==> flow/design.v <==
module smaCalculator #(
    parameter int N = 8   
)(
    input  logic        clk,
    input  logic        valid,          
    input  logic [15:0] data_in,        
    output logic [15:0] sma_out,        
    output logic        output_valid    
);
    logic [15:0] window [0:N-1];        
    logic [31:0] sum;                   
    int index;                          
    logic initialized;
    always_ff @(posedge clk) begin
        output_valid <= 0;
        if (valid) begin
            if (!initialized) begin
                for (int i = 0; i < N; i++) window[i] <= 0;
                sum <= 0;
                index <= 0;
                initialized <= 1;
            end else begin
                sum <= sum - window[index];
                window[index] <= data_in;
                sum <= sum + data_in;
                index <= (index + 1) % N;
                sma_out <= sum >> $clog2(N);   
                output_valid <= 1;
            end
        end
    end
endmodule
## From RTL to reports: smaCalculator

What the tools print for smaCalculator, step after step.
Lines are those of the file above, counted from 1.
Operators: Yosys type, input widths -> output width; for muxes data width and select width s.
Library cell names are shortened.
Not given: -

- Top module: smaCalculator
- Clock port: clk
- Cell library: sky130hd
- Library corner: tt_025C_1v80

## Elaborated design

Source: Yosys, flattened and elaborated, memories not mapped. Widths are those after wreduce; folded enables and synchronous resets count as part of the registers. Registers that Yosys merges into a memory's read port (data or address) are not register bits. Print and check cells do not count. Equal cells are merged and count once.

- Register bits after elaboration: 49
- Bits in latches: 0
- Bits in writable memories: 0
- Bits in read-only memories: 0
- Clocked read ports x word width: 0
- Memories: 0
- Input port bits: 18
- Output and inout port bits: 17
- Word-level cells: 4

- $add $sub $neg: 1
- Multipliers: 0
- Divide/modulo/power cells: 0
- $lt $le $gt $ge: 0
- Equality and inequality tests: 0
- Shift operators: 0
- Muxes and demuxes: 0
- Bitwise gates (word level): 0
- Reductions and logical operators: 0

Operator list:

| cell | number |
|---|---|
| $add 32x16->32 | 1 |

## Longest topological paths

Longest topological path by Yosys (ltp), each cell counted once; first at word level (registers and memories cut), then after technology mapping (sequential cells cut; the memories' decode and read muxes count).

- Depth in word-level cells: 1
- ABC_AREA: 0
- Depth in mapped cells: 9
- Mapped depth without buffers: 9

## Synthesis result

Yosys stat after the flow's synthesis: flattened, memories mapped to cells. It holds for the ABC_AREA given above (unset counts as 0); a run with the other value may have another netlist.

Cell types:

| cell | number | total area (µm²) |
|---|---|---|
| edfxtp_1 | 35 | 1.05E+03 |
| ha_1 | 16 | 200.192 |
| xnor2_1 | 10 | 87.584 |
| a21oi_1 | 10 | 50.048 |
| nor2_1 | 12 | 45.043 |
| a21o_1 | 5 | 37.536 |
| o21a_1 | 5 | 37.536 |
| o21ai_0 | 7 | 35.034 |
| xor2_1 | 4 | 35.034 |
| nand2_1 | 7 | 26.275 |
| o21ai_2 | 3 | 26.275 |
| inv_1 | 6 | 22.522 |
| nand3b_1 | 3 | 22.522 |
| dfxtp_1 | 1 | 20.019 |
| fa_1 | 1 | 20.019 |
| a41oi_2 | 1 | 16.266 |
| a211oi_1 | 2 | 15.014 |
| a31oi_1 | 2 | 12.512 |

Other cell types: 20; their cells: 24.

- Cells in the netlist: 154
- Synthesis area: 1928.1 µm²
- Sequential part of the area: 1071.0 µm²
- Flip-flops: 36
- Buffers: 2

## Path before layout

OpenSTA on the mapped netlist: ideal clock, no wires. The path of least setup slack (recovery checks aside). Input and output delay are each 20% of the period. Register names are those of the netlist, which keeps one name where synthesis merged equal registers.

- Path type: input port to flip-flop
- From: input data_in[0]
- To: register sum[12]
- Period: 2.21 ns
- Input delay: 0.442 ns
- Library setup time: 0.262 ns
- Time at the first pin: 0.442 ns
- Data arrival time: 1.865 ns
- Data required time: 1.948 ns
- Slack: 0.083 ns
- Path delay: 1.685 ns
- Stages on the path: 9
- Buffers on the path: 0
- Synthesis period reached: 2.127 ns

"path delay" is the arrival time less input delay plus setup time.
"stages on the path": output pins that drive a net of the path, with the launching flip-flop's if there is one; two outputs of one cell count as two.
"synthesis period reached" = period - worst setup slack (recovery checks aside). The figure is calculated, with input and output delays left at 20% of the set period.
The rows between start and end are the longest chain of elaborated cells between them; the timing report does not say that the signal goes this way. Where chains are equally long, one stands for them.
Each line given opens the expression or statement behind the cell; cells for indexed reads and writes are added by Yosys, which also makes memories of some case tables.
At most two assigning lines are given for a register; there are more.

- Path through: ha_1 -> inv_1 -> fa_1 -> nor2b_2 -> o31a_1 -> o21ai_2 -> o211a_1 -> a21oi_1 -> xor2_1
- Length of the longest elaborated chain: 1
- Elaborated cells between the ends (all ways): 1
- RTL lines with such cells: 1
- Classes of those cells: 1 x add/sub

RTL lines, path post-synthesis:

| what | RTL line | text |
|---|---|---|
| start, declared | 6 | `input  logic [15:0] data_in,` |
| $add 32x16->32 | 25 | `sum <= sum + data_in;` |
| end, assigned | 23 | `sum <= sum - window[index];` |
| end, assigned | 25 |  |
| end, declared | 11 | `logic [31:0] sum;` |

## Worst path after layout

From the final timing report of flow run 2: the path of least setup slack in the routed layout; clock arrival at registers is part of the times.

- Path type: flip-flop to flip-flop
- From: register sum[0]
- To: register sum[16]
- Period: 1.6 ns
- Library setup time: 0.25 ns
- Time at the first pin: 0.28 ns
- Data arrival time: 2.15 ns
- Data required time: 1.63 ns
- Slack: -0.51 ns
- Stages on the path: 10
- Buffers on the path: 0

The rows between start and end are the longest chain of elaborated cells between them; the timing report does not say that the signal goes this way. Where chains are equally long, one stands for them.
At most two assigning lines are given for a register; there are more.

- Path through: edfxtp_1 -> ha_2 -> inv_2 -> fa_2 -> nor2b_2 -> o31a_1 -> o21ai_2 -> o211a_4 -> o21ai_2 -> xor2_1
- Length of the longest elaborated chain: 1
- Elaborated cells between the ends (all ways): 1
- RTL lines with such cells: 1
- Classes of those cells: 1 x add/sub

RTL lines, path post-layout:

| what | RTL line | text |
|---|---|---|
| start, declared | 11 | `logic [31:0] sum;` |
| start, assigned | 23 | `sum <= sum - window[index];` |
| start, assigned | 25 | `sum <= sum + data_in;` |
| $add 32x16->32 | 25 |  |
| end, assigned | 23 |  |
| end, assigned | 25 |  |
| end, declared | 11 |  |

Add stored flow runs of smaCalculator

Stored flow runs of smaCalculator (2 of them; Yosys, OpenROAD, sky130hd). They differ in their settings and are not a sequence. Constraints: input delay and output delay 20% of the set period each, output load 0.01 pF.
"achieved clock period" means the clock period less the worst setup slack. The figure is calculated, with input and output delays left at 20% of the set period.
"total design power" is the tool's figure for a default switching activity; nothing was simulated.
Among the settings, . means not set for that run.
A result given as . is not shown for that run.

| setting or result | flow run 1 | flow run 2 |
|---|---|---|
| period_ns | 2.73 | 1.6 |
| CORE_UTILIZATION | 68 | 40 |
| PLACE_DENSITY_LB_ADDON | 0.06 | . |
| CORE_ASPECT_RATIO | 1.47 | . |
| CORE_MARGIN | 8 | 2 |
| CELL_PAD_IN_SITES_GLOBAL_PLACEMENT | 0 | . |
| CELL_PAD_IN_SITES_DETAIL_PLACEMENT | 2 | . |
| GPL_TIMING_DRIVEN | 1 | . |
| SLEW_MARGIN | 40 | 20 |
| MAX_ROUTING_LAYER | met4 | . |
| CAP_MARGIN | 20 | 20 |
| die footprint (µm²) | . | 5392.0 |
| total design power (µW) | . | 5593 |
| achieved clock period (ns) | . | 2.111 |
| standard-cell area after routing (µm²) | . | 3086.7 |
| worst setup slack after layout (ns) | . | -0.511 |
| total negative setup slack (ns) | . | -4.783 |
| mapped cell area after synthesis (µm²) | . | 1928.1 |

Flow run 1: not finished: placement ended with a tool error
