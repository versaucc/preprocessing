==> flow/design.v <==
module emaCalculator #(
    parameter logic [15:0] ALPHA = 16'd64   
)(
    input  logic        clk,
    input  logic        reset_n,
    input  logic        valid,          
    input  logic [15:0] data_in,        
    output logic [15:0] ema_out,        
    output logic        output_valid    
);
    logic [15:0] ema_reg;
    logic initialized;
    always_ff @(posedge clk or negedge reset_n) begin
        if (!reset_n) begin
            ema_reg <= 0;
            ema_out <= 0;
            output_valid <= 0;
            initialized <= 0;
        end else begin
            output_valid <= 0;
            if (valid) begin
                if (!initialized) begin
                    ema_reg <= data_in;
                    ema_out <= data_in;
                    initialized <= 1;
                    output_valid <= 1;
                end else begin
                    logic signed [16:0] diff;
                    logic signed [31:0] temp;
                    logic signed [15:0] ema_next;
                    diff = $signed(data_in) - $signed(ema_reg);
                    temp = diff * $signed(ALPHA);
                    ema_next = $signed(ema_reg) + (temp >>> 8);   
                    ema_reg <= ema_next;
                    ema_out <= ema_next;
                    output_valid <= 1;
                end
            end
        end
    end
endmodule
[From RTL to reports: emaCalculator]
Tool output for the design above, in the order of the flow.
Lines are those of the file above, counted from 1.
Cell names lack the library's common part.
Not given: --
Set-up
  design top: emaCalculator
  clock: clk
  standard-cell library: sky130hd
  corner: tt_025C_1v80

[Elaborated design]
Counts by Yosys on the flattened word-level netlist (proc, flatten, opt, wreduce; memories kept). Register bits leave out memories and registers merged into their read ports (data or address); mux counts leave out enables and synchronous resets folded into registers. Print and check cells are left out. Cells with the same type and inputs are merged into one.
Bit counts
  flip-flop bits (word level): 18
  input bits: 19
  output and inout bits: 17
Cells by class
  $add $sub $neg: 2
  muxes and demuxes: 2
Operator list (count)
  16-bit by 16-bit subtractor with 17-bit output: 1
  16-bit by 15-bit adder with 16-bit output: 1
  16-bit 2-to-1 mux: 1
  1-bit 2-to-1 mux: 1

[Longest topological paths]
Yosys ltp: most cells in a row. Word level: on the elaborated netlist, between registers, memories and ports. Mapped: between sequential cells and ports; inverters and the memories' decode and read muxes count.
Logic depth
  depth after elaboration: 3
  ABC_AREA: 0
  gate-level depth with buffers: 18
  gate-level depth less buffers: 18

[Mapped cells and area]
Yosys stat after the flow's synthesis: flattened, memories mapped to cells. It holds for the ABC_AREA given above (unset counts as 0); a run with the other value may have another netlist.
Cell types
  dfrtp_1: count 18, area in all 450.432 um^2
  ha_1: count 32, area in all 400.384 um^2
  a21oi_1: count 37, area in all 185.178 um^2
  xnor2_1: count 20, area in all 175.168 um^2
  mux2i_1: count 11, area in all 110.106 um^2
  inv_1: count 27, area in all 101.347 um^2
  nor2_1: count 20, area in all 75.072 um^2
  xor2_1: count 8, area in all 70.067 um^2
  o21ai_0: count 10, area in all 50.048 um^2
  nand2_1: count 13, area in all 48.797 um^2
  o21bai_1: count 5, area in all 37.536 um^2
  nand3_1: count 7, area in all 35.034 um^2
  o311a_4: count 1, area in all 21.27 um^2
  o31ai_4: count 1, area in all 21.27 um^2
  a221o_1: count 2, area in all 20.019 um^2
  fa_1: count 1, area in all 20.019 um^2
  and3_1: count 3, area in all 18.768 um^2
  nand2b_1: count 3, area in all 18.768 um^2
Other cell types: 23; their cells: 35.
Synthesis totals
  standard cells after synthesis: 254
  chip area (Yosys): 2112.0 um^2
  area of sequential cells: 450.4 um^2
  mapped flip-flops: 18
  buffer cells: 6

[Path before layout]
Source: OpenSTA report_checks on the synthesized netlist (no wires, ideal clock, input and output delay 20% of the period each), path of least setup slack; recovery checks are left aside. Register names are those of the netlist, which keeps one name where synthesis merged equal registers.
Timing after synthesis
  kind: input port to flip-flop
  start point: input port data_in[2]
  end point: register ema_out[15]
  period: 4.74 ns
  input delay: 0.948 ns
  launch time at the first pin: 0.948 ns
  data arrival time: 3.830 ns
  required time: 4.658 ns
  slack: 0.828 ns
  path delay: 2.964 ns
  stages: 16
  path buffers: 0
  period reached after synthesis: 3.912 ns
"path delay" = arrival - input delay + setup time.
"stages": output pins that drive a net of the path, with the launching flip-flop's if there is one; two outputs of one cell count as two.
"period reached after synthesis" = period - worst setup slack (recovery checks aside). The figure is calculated, with input and output delays left at 20% of the set period.
Between the ends stands the longest chain of elaborated cells between them, by number of cells; it is not shown to be the way that was timed. Of several equally long chains one is given.
Each line given opens the expression or statement behind the cell; cells for indexed reads and writes are added by Yosys, which also makes memories of some case tables.
At most two assigning lines are given for a register; there are more.
On the way, after synthesis
  cell sequence: ha_1 o21ai_0 a221o_1 o21ai_1 a21oi_1 a21oi_1 a21oi_1 xnor2_1 ha_1 a21oi_1 o21bai_1 a21oi_1 o31ai_4 xor2_1 a31o_1 a22oi_2
  length of the longest elaborated chain: 3
Ends and longest elaborated chain, after synthesis
  start: declaration: RTL line 7  | input  logic [15:0] data_in,
  16-bit by 16-bit subtractor with 17-bit output: RTL line 31  | diff = $signed(data_in) - $signed(ema_reg);
  16-bit by 15-bit adder with 16-bit output: RTL line 33  | ema_next = $signed(ema_reg) + (temp >>> 8);
  16-bit 2-to-1 mux: RTL line 22  | if (!initialized) begin
  end: assignment: RTL line 24  | ema_out <= data_in;
  end: assignment: RTL line 35  | ema_out <= ema_next;
  end: declaration: RTL line 8  | output logic [15:0] ema_out,

Appendix: runs

emaCalculator on sky130hd: 2 stored runs with different settings, listed in no order. Input and output delays are each 20% of the period that was set; the output load is 0.01 pF.

Flow files of job 1
==> flow/run.sh <==
#!/bin/bash
# the make line also repeats the synthesis and layout settings of config.mk as NAME=value (left out here)
make -C /OpenROAD-flow-scripts/flow DESIGN_CONFIG=/design/flow/config.mk WORK_HOME=/design/flow/orfs CLKGATE_MAP_FILE= finish
==> flow/config.mk <==
export PLATFORM = sky130hd
export DESIGN_NAME = emaCalculator
export DESIGN_NICKNAME = emaCalculator
export VERILOG_FILES = /design/flow/design.v
export SDC_FILE = /design/flow/constraint.sdc
export NUM_CORES = 4
export LEC_CHECK = 0
export CAP_MARGIN = 10
export CORE_ASPECT_RATIO = 0.67
export CORE_MARGIN = 2
export CORE_UTILIZATION = 59
export GPL_ROUTABILITY_DRIVEN = 0
export HOLD_SLACK_MARGIN = 0.24
export SLEW_MARGIN = 35
==> flow/constraint.sdc <==
create_clock -name core_clock -period 3.01 [get_ports {clk}]
set_input_delay 0.6020 -clock core_clock [delete_from_list [all_inputs] [get_ports {clk}]]
set_output_delay 0.6020 -clock core_clock [all_outputs]
set_load 0.01 [all_outputs]

report of job 1: did not finish, cts, DPL-0038

Flow files of job 2
==> flow/run.sh <==
#!/bin/bash
# the make line also repeats the synthesis and layout settings of config.mk as NAME=value (left out here)
make -C /OpenROAD-flow-scripts/flow DESIGN_CONFIG=/design/flow/config.mk WORK_HOME=/design/flow/orfs CLKGATE_MAP_FILE= finish
==> flow/config.mk <==
export PLATFORM = sky130hd
export DESIGN_NAME = emaCalculator
export DESIGN_NICKNAME = emaCalculator
export VERILOG_FILES = /design/flow/design.v
export SDC_FILE = /design/flow/constraint.sdc
export NUM_CORES = 4
export LEC_CHECK = 0
export ABC_AREA = 1
export CAP_MARGIN = 20
export CELL_PAD_IN_SITES_DETAIL_PLACEMENT = 0
export CELL_PAD_IN_SITES_GLOBAL_PLACEMENT = 1
export CORE_ASPECT_RATIO = 0.51
export CORE_MARGIN = 3
export CORE_UTILIZATION = 57
export CTS_CLUSTER_DIAMETER = 142
export CTS_CLUSTER_SIZE = 29
export PLACE_DENSITY_LB_ADDON = 0.08
export SETUP_SLACK_MARGIN = 0.2
export SLEW_MARGIN = 20
==> flow/constraint.sdc <==
create_clock -name core_clock -period 2.8 [get_ports {clk}]
set_input_delay 0.5600 -clock core_clock [delete_from_list [all_inputs] [get_ports {clk}]]
set_output_delay 0.5600 -clock core_clock [all_outputs]
set_load 0.01 [all_outputs]

report of job 2: did not finish, place, FLW-0024
