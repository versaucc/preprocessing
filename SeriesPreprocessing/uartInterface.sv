==> flow/design.v <==
module uartReceiver #(
    parameter CLOCK_FREQ = 50000000,   
    parameter BAUD_RATE  = 115200
)(
    input  logic clk,
    input  logic reset_n,
    input  logic rx,                   
    output logic [7:0] data_out,       
    output logic       data_valid      
);
    localparam integer CLKS_PER_BIT = CLOCK_FREQ / BAUD_RATE;
    typedef enum logic [2:0] {
        IDLE,
        START_BIT,
        DATA_BITS,
        STOP_BIT,
        CLEANUP
    } state_t;
    state_t state;
    logic [15:0] clk_count;
    logic [2:0]  bit_index;
    logic [7:0]  rx_shift;
    always_ff @(posedge clk or negedge reset_n) begin
        if (!reset_n) begin
            state <= IDLE;
            clk_count <= 0;
            bit_index <= 0;
            data_out <= 0;
            data_valid <= 0;
        end else begin
            data_valid <= 0;   
            case (state)
                IDLE: begin
                    if (rx == 0) begin   
                        state <= START_BIT;
                        clk_count <= 0;
                    end
                end
                START_BIT: begin
                    if (clk_count == (CLKS_PER_BIT / 2)) begin
                        clk_count <= 0;
                        bit_index <= 0;
                        state <= DATA_BITS;
                    end else begin
                        clk_count <= clk_count + 1;
                    end
                end
                DATA_BITS: begin
                    if (clk_count == CLKS_PER_BIT - 1) begin
                        clk_count <= 0;
                        rx_shift[bit_index] <= rx;
                        if (bit_index == 7) begin
                            state <= STOP_BIT;
                        end else begin
                            bit_index <= bit_index + 1;
                        end
                    end else begin
                        clk_count <= clk_count + 1;
                    end
                end
                STOP_BIT: begin
                    if (clk_count == CLKS_PER_BIT - 1) begin
                        data_out <= rx_shift;
                        data_valid <= 1;
                        state <= CLEANUP;
                        clk_count <= 0;
                    end else begin
                        clk_count <= clk_count + 1;
                    end
                end
                CLEANUP: begin
                    state <= IDLE;
                end
            endcase
        end
    end
endmodule
module uartTransmitter #(
    parameter CLOCK_FREQ = 50000000,    
    parameter BAUD_RATE  = 115200
)(
    input  logic       clk,
    input  logic       reset_n,
    input  logic       send,            
    input  logic [7:0] data_in,         
    output logic       tx,              
    output logic       ready            
);
    localparam integer CLKS_PER_BIT = CLOCK_FREQ / BAUD_RATE;
    typedef enum logic [2:0] {
        IDLE,
        START_BIT,
        DATA_BITS,
        STOP_BIT,
        CLEANUP
    } state_t;
    state_t state;
    logic [15:0] clk_count;
    logic [2:0]  bit_index;
    logic [7:0]  tx_data;
    assign ready = (state == IDLE);
    always_ff @(posedge clk or negedge reset_n) begin
        if (!reset_n) begin
            state <= IDLE;
            clk_count <= 0;
            bit_index <= 0;
            tx <= 1;   
        end else begin
            case (state)
                IDLE: begin
                    tx <= 1;
                    if (send) begin
                        tx_data <= data_in;
                        state <= START_BIT;
                        clk_count <= 0;
                    end
                end
                START_BIT: begin
                    tx <= 0;
                    if (clk_count == CLKS_PER_BIT - 1) begin
                        clk_count <= 0;
                        state <= DATA_BITS;
                        bit_index <= 0;
                    end else begin
                        clk_count <= clk_count + 1;
                    end
                end
                DATA_BITS: begin
                    tx <= tx_data[bit_index];
                    if (clk_count == CLKS_PER_BIT - 1) begin
                        clk_count <= 0;
                        if (bit_index == 7) begin
                            state <= STOP_BIT;
                        end else begin
                            bit_index <= bit_index + 1;
                        end
                    end else begin
                        clk_count <= clk_count + 1;
                    end
                end
                STOP_BIT: begin
                    tx <= 1;
                    if (clk_count == CLKS_PER_BIT - 1) begin
                        clk_count <= 0;
                        state <= CLEANUP;
                    end else begin
                        clk_count <= clk_count + 1;
                    end
                end
                CLEANUP: begin
                    state <= IDLE;
                end
            endcase
        end
    end
endmodule
module uartInterface #(
    parameter CLOCK_FREQ = 50000000,
    parameter BAUD_RATE  = 115200
)(
    input  logic        clk,
    input  logic        reset_n,
    input  logic        rx,            
    output logic        tx,            
    output logic [7:0]  data_out,      
    output logic        data_valid,    
    input  logic        send,          
    input  logic [7:0]  data_in,       
    output logic        tx_ready       
);
    uartReceiver #(
        .CLOCK_FREQ(CLOCK_FREQ),
        .BAUD_RATE(BAUD_RATE)
    ) rx_inst (
        .clk(clk),
        .reset_n(reset_n),
        .rx(rx),
        .data_out(data_out),
        .data_valid(data_valid)
    );
    uartTransmitter #(
        .CLOCK_FREQ(CLOCK_FREQ),
        .BAUD_RATE(BAUD_RATE)
    ) tx_inst (
        .clk(clk),
        .reset_n(reset_n),
        .send(send),
        .data_in(data_in),
        .tx(tx),
        .ready(tx_ready)
    );
endmodule
Reports on uartInterface
What the tools print for uartInterface, step after step.
Line numbers count from 1 in the design file above.
Operators carry their Yosys type and port widths (W data, S select, Z words).
Library cell names are shortened.
The mark n/a stands for no value.

inputs
  design top = uartInterface
  clock port = clk
  cell library = sky130hd
  library corner = tt_025C_1v80

Word-level counts
Counts by Yosys on the flattened word-level netlist (proc, flatten, opt, wreduce; memories kept). Register bits leave out memories and registers merged into their read ports (data or address). Print and check cells are left out. Cells with the same type and inputs are merged into one.

operators by class
  add/sub/neg operators = 5
  eq/ne operators = 25
  shift-type cells = 3
  multiplexer cells = 30
  bitwise gates (word level) = 3
  reductions and logical operators = 21

operator list
  cell                     number
  $mux W16                 5
  $pmux W16 S3             1
  $mux W3                  16
  $add A16 B1 Y16 const B  2
  $eq A16 B9 Y1 const B    2
  $pmux W16 S2             1
  $pmux W3 S5              2
  $eq A16 B8 Y1 const B    1
  $ne A2 B1 Y1 const B     8
  $eq A3 B2 Y1 const B     4
  $eq A3 B3 Y1 const B     4
  $reduce_and A6 Y1        2
  $pmux W3 S2              2
  $reduce_bool A5 Y1       2
  $shift A1 B4 Y8          1
  $shift A1 B4 Y8 const A  1
  $ne A2 B2 Y1 const B     4
  $reduce_and A4 Y1        2
  $reduce_bool A4 Y1       2
  $shiftx A8 B3 Y1         1
  $and A8 B8 Y8            1
  $or A8 B8 Y8             1
  $not A8 Y8               1
  $reduce_and A2 Y1        3
  $add A3 B1 Y3 const B    2
  $eq A3 B1 Y1 const B     2
  $logic_not A3 Y1         2
  $reduce_and A3 Y1        2

Other operator kinds: 7; their cells: 10.

storage and ports
  register bits = 70
  bits of input ports = 12
  output and inout bits = 11
  word-level cells = 98

Longest topological paths
Longest topological path by Yosys (ltp), each cell counted once; first at word level (registers and memories cut), then after technology mapping (sequential cells cut; the memories' decode and read muxes count).

depth
  word-level depth = 5
  ABC_AREA = 0
  gate-level depth with buffers = 8
  gate-level depth less buffers = 7

After synthesis
Yosys stat after the flow's synthesis: flattened, memories mapped to cells. It holds for the ABC_AREA given above (unset counts as 0); a run with the other value may have another netlist.
The area totals of this step are shown rounded.

synthesis totals
  mapped cells = 356
  mapped area = 3700 µm²
  sequential part of the area = 1900 µm²
  flip-flops = 73
  buffers = 8

cells by type
  cell type  number  area in all (µm²)
  dfrtp_1    54      1.35E+03
  edfxtp_1   16      480.461
  nand2_1    49      183.926
  ha_1       11      137.632
  mux2_2     11      123.869
  o21ai_0    24      120.115
  nand3_1    20      100.096
  a22o_1     10      87.584
  nor2_1     23      86.333
  dfstp_2    3       78.826
  xor2_1     9       78.826
  nor3_1     12      60.058
  mux2i_1    5       50.048
  inv_1      12      45.043
  mux4_2     2       45.043
  nand4_1    7       43.792
  nor4_4     2       42.541
  a31oi_1    6       37.536

Other cell types: 38; their cells: 80.
The figures by module come from a second, unflattened synthesis with its own total; it is not the netlist above.

unflattened totals
  cell total of the unflattened synthesis = 400
  area total of the unflattened synthesis = 4000 µm²

Rows give one instance, submodules left out.

by module
  module           instances  cells  area (µm²)  seq. area (µm²)
  uartReceiver     1          247    2400        1000
  uartTransmitter  1          153    1600        870
  uartInterface    1          0      0.0         0.0

Path before layout
Source: OpenSTA report_checks on the synthesized netlist (no wires, ideal clock, input and output delay 20% of the period each), path of least setup slack; recovery checks are left aside. Register names are those of the netlist, which keeps one name where synthesis merged equal registers.

timing path post-synthesis
  kind = register to register
  start point = register rx_inst.clk_count[9]
  end point = register rx_inst.clk_count[9]
  period = 3410 ps
  library setup time = 125 ps
  time at the first pin = 0 ps
  arrival = 2012 ps
  data required time = 3285 ps
  setup slack = 1273 ps
  path delay = 2137 ps
  stages on the path = 6
  buffers on the path = 0
  synthesis period reached = 2137 ps

"path delay" = arrival - input delay + setup time.
"stages on the path": output pins that drive a net of the path, with the launching flip-flop's if there is one; two outputs of one cell count as two.
"synthesis period reached" is the clock period less the worst setup slack; recovery checks do not enter. This is arithmetic on one report: input and output delays are still those of the set period (20% each).
The rows between start and end are the longest chain of elaborated cells between them; the timing report does not say that the signal goes this way. Where chains are equally long, one stands for them.
Each line given opens the expression or statement behind the cell; cells for indexed reads and writes are added by Yosys, which also makes memories of some case tables.
At most two assigning lines are given for a register; there are more.

between the ends, post-synthesis
  cells stage by stage = dfrtp_1 > or4_4 > nor4_4 > o22a_2 > o21ai_0 > mux2_2
  cells in the longest elaborated chain = 3
  elaborated cells between the ends (all ways) = 6
  classes of those cells = add/sub (1); eq/ne (2); mux (3)

RTL lines, path post-synthesis
  element          line  RTL
  start, declared  20    logic [15:0] clk_count;
  start, assigned  45    clk_count <= clk_count + 1;
  start, assigned  58    clk_count <= clk_count + 1;
  $add A16 B1 Y16  68    clk_count <= clk_count + 1;
  $mux W16         62    if (clk_count == CLKS_PER_BIT - 1) begin
  $pmux W16 S3     32    case (state)
  end, assigned    45
  end, assigned    58
  end, declared    20

Path in the finished layout
From the final timing report of flow run A: the path of least setup slack in the routed layout; clock arrival at registers is part of the times.
The path's times are printed in steps of 10 ps; the period is the one set.

timing path post-layout
  kind = register to register
  start point = register rx_inst.clk_count[9]
  end point = register rx_inst.clk_count[3]
  period = 2330 ps
  library setup time = 120 ps
  time at the first pin = 320 ps
  arrival = 2370 ps
  data required time = 2530 ps
  setup slack = 160 ps
  stages on the path = 7
  buffers on the path = 1

The rows between start and end are the longest chain of elaborated cells between them; the timing report does not say that the signal goes this way. Where chains are equally long, one stands for them.
At most two assigning lines are given for a register; there are more.

between the ends, post-layout
  cells stage by stage = dfrtp_1 > or4_4 > nor4_4 > buf_4 > o22ai_1 > a21oi_1 > o21ai_0
  cells in the longest elaborated chain = 3
  elaborated cells between the ends (all ways) = 5
  classes of those cells = eq/ne (2); mux (3)

RTL lines, path post-layout
  element          line  RTL
  start, declared  20    logic [15:0] clk_count;
  start, assigned  45    clk_count <= clk_count + 1;
  start, assigned  58    clk_count <= clk_count + 1;
  $eq A16 B9 Y1    62    if (clk_count == CLKS_PER_BIT - 1) begin
  $mux W16         62
  $pmux W16 S3     32    case (state)
  end, assigned    45
  end, assigned    58
  end, declared    20

Subject: flow runs of uartInterface

Hi,

Measured results for uartInterface: 2 stored runs of the Yosys and OpenROAD flow on sky130hd. The settings differ; the order carries no meaning. The constraints put input and output delay at 20% of the set period each and load the outputs with 0.01 pF.
"critical path time" is the time allowed to the run's worst setup path (the clock period less input and output delay, where it has them) less its slack. Clock arrival times count: a late capture clock shortens it, a late launch clock lengthens it.
"critical path time" is given in steps of 10 ps.
The measured numbers are rounded.
A setting shown as . is not set for that run.

item                                flow run A            flow run B
period_ns                           2.33                  2.41
CORE_UTILIZATION                    25                    21
CAP_MARGIN                          20                    20
CORE_MARGIN                         2                     2
SLEW_MARGIN                         20                    5
SETUP_SLACK_MARGIN                  .                     0.69
PLACE_DENSITY                       .                     0.5
CORE_ASPECT_RATIO                   .                     1.37
CELL_PAD_IN_SITES_GLOBAL_PLACEMENT  .                     0
TNS_END_PERCENT                     .                     40
ABC_AREA                            .                     0
GPL_TIMING_DRIVEN                   .                     1
MAX_ROUTING_LAYER                   .                     met5
synthesized cell area (µm²)         3700                  3700
die size (µm²)                      16000                 19000
utilization (%)                     32                    29
lowest setup slack (ps)             160                   320
summed negative setup slack (ps)    0                     0
critical path time (ps)             2170                  2090
kind of the worst setup path        register to register  register to register

Regards
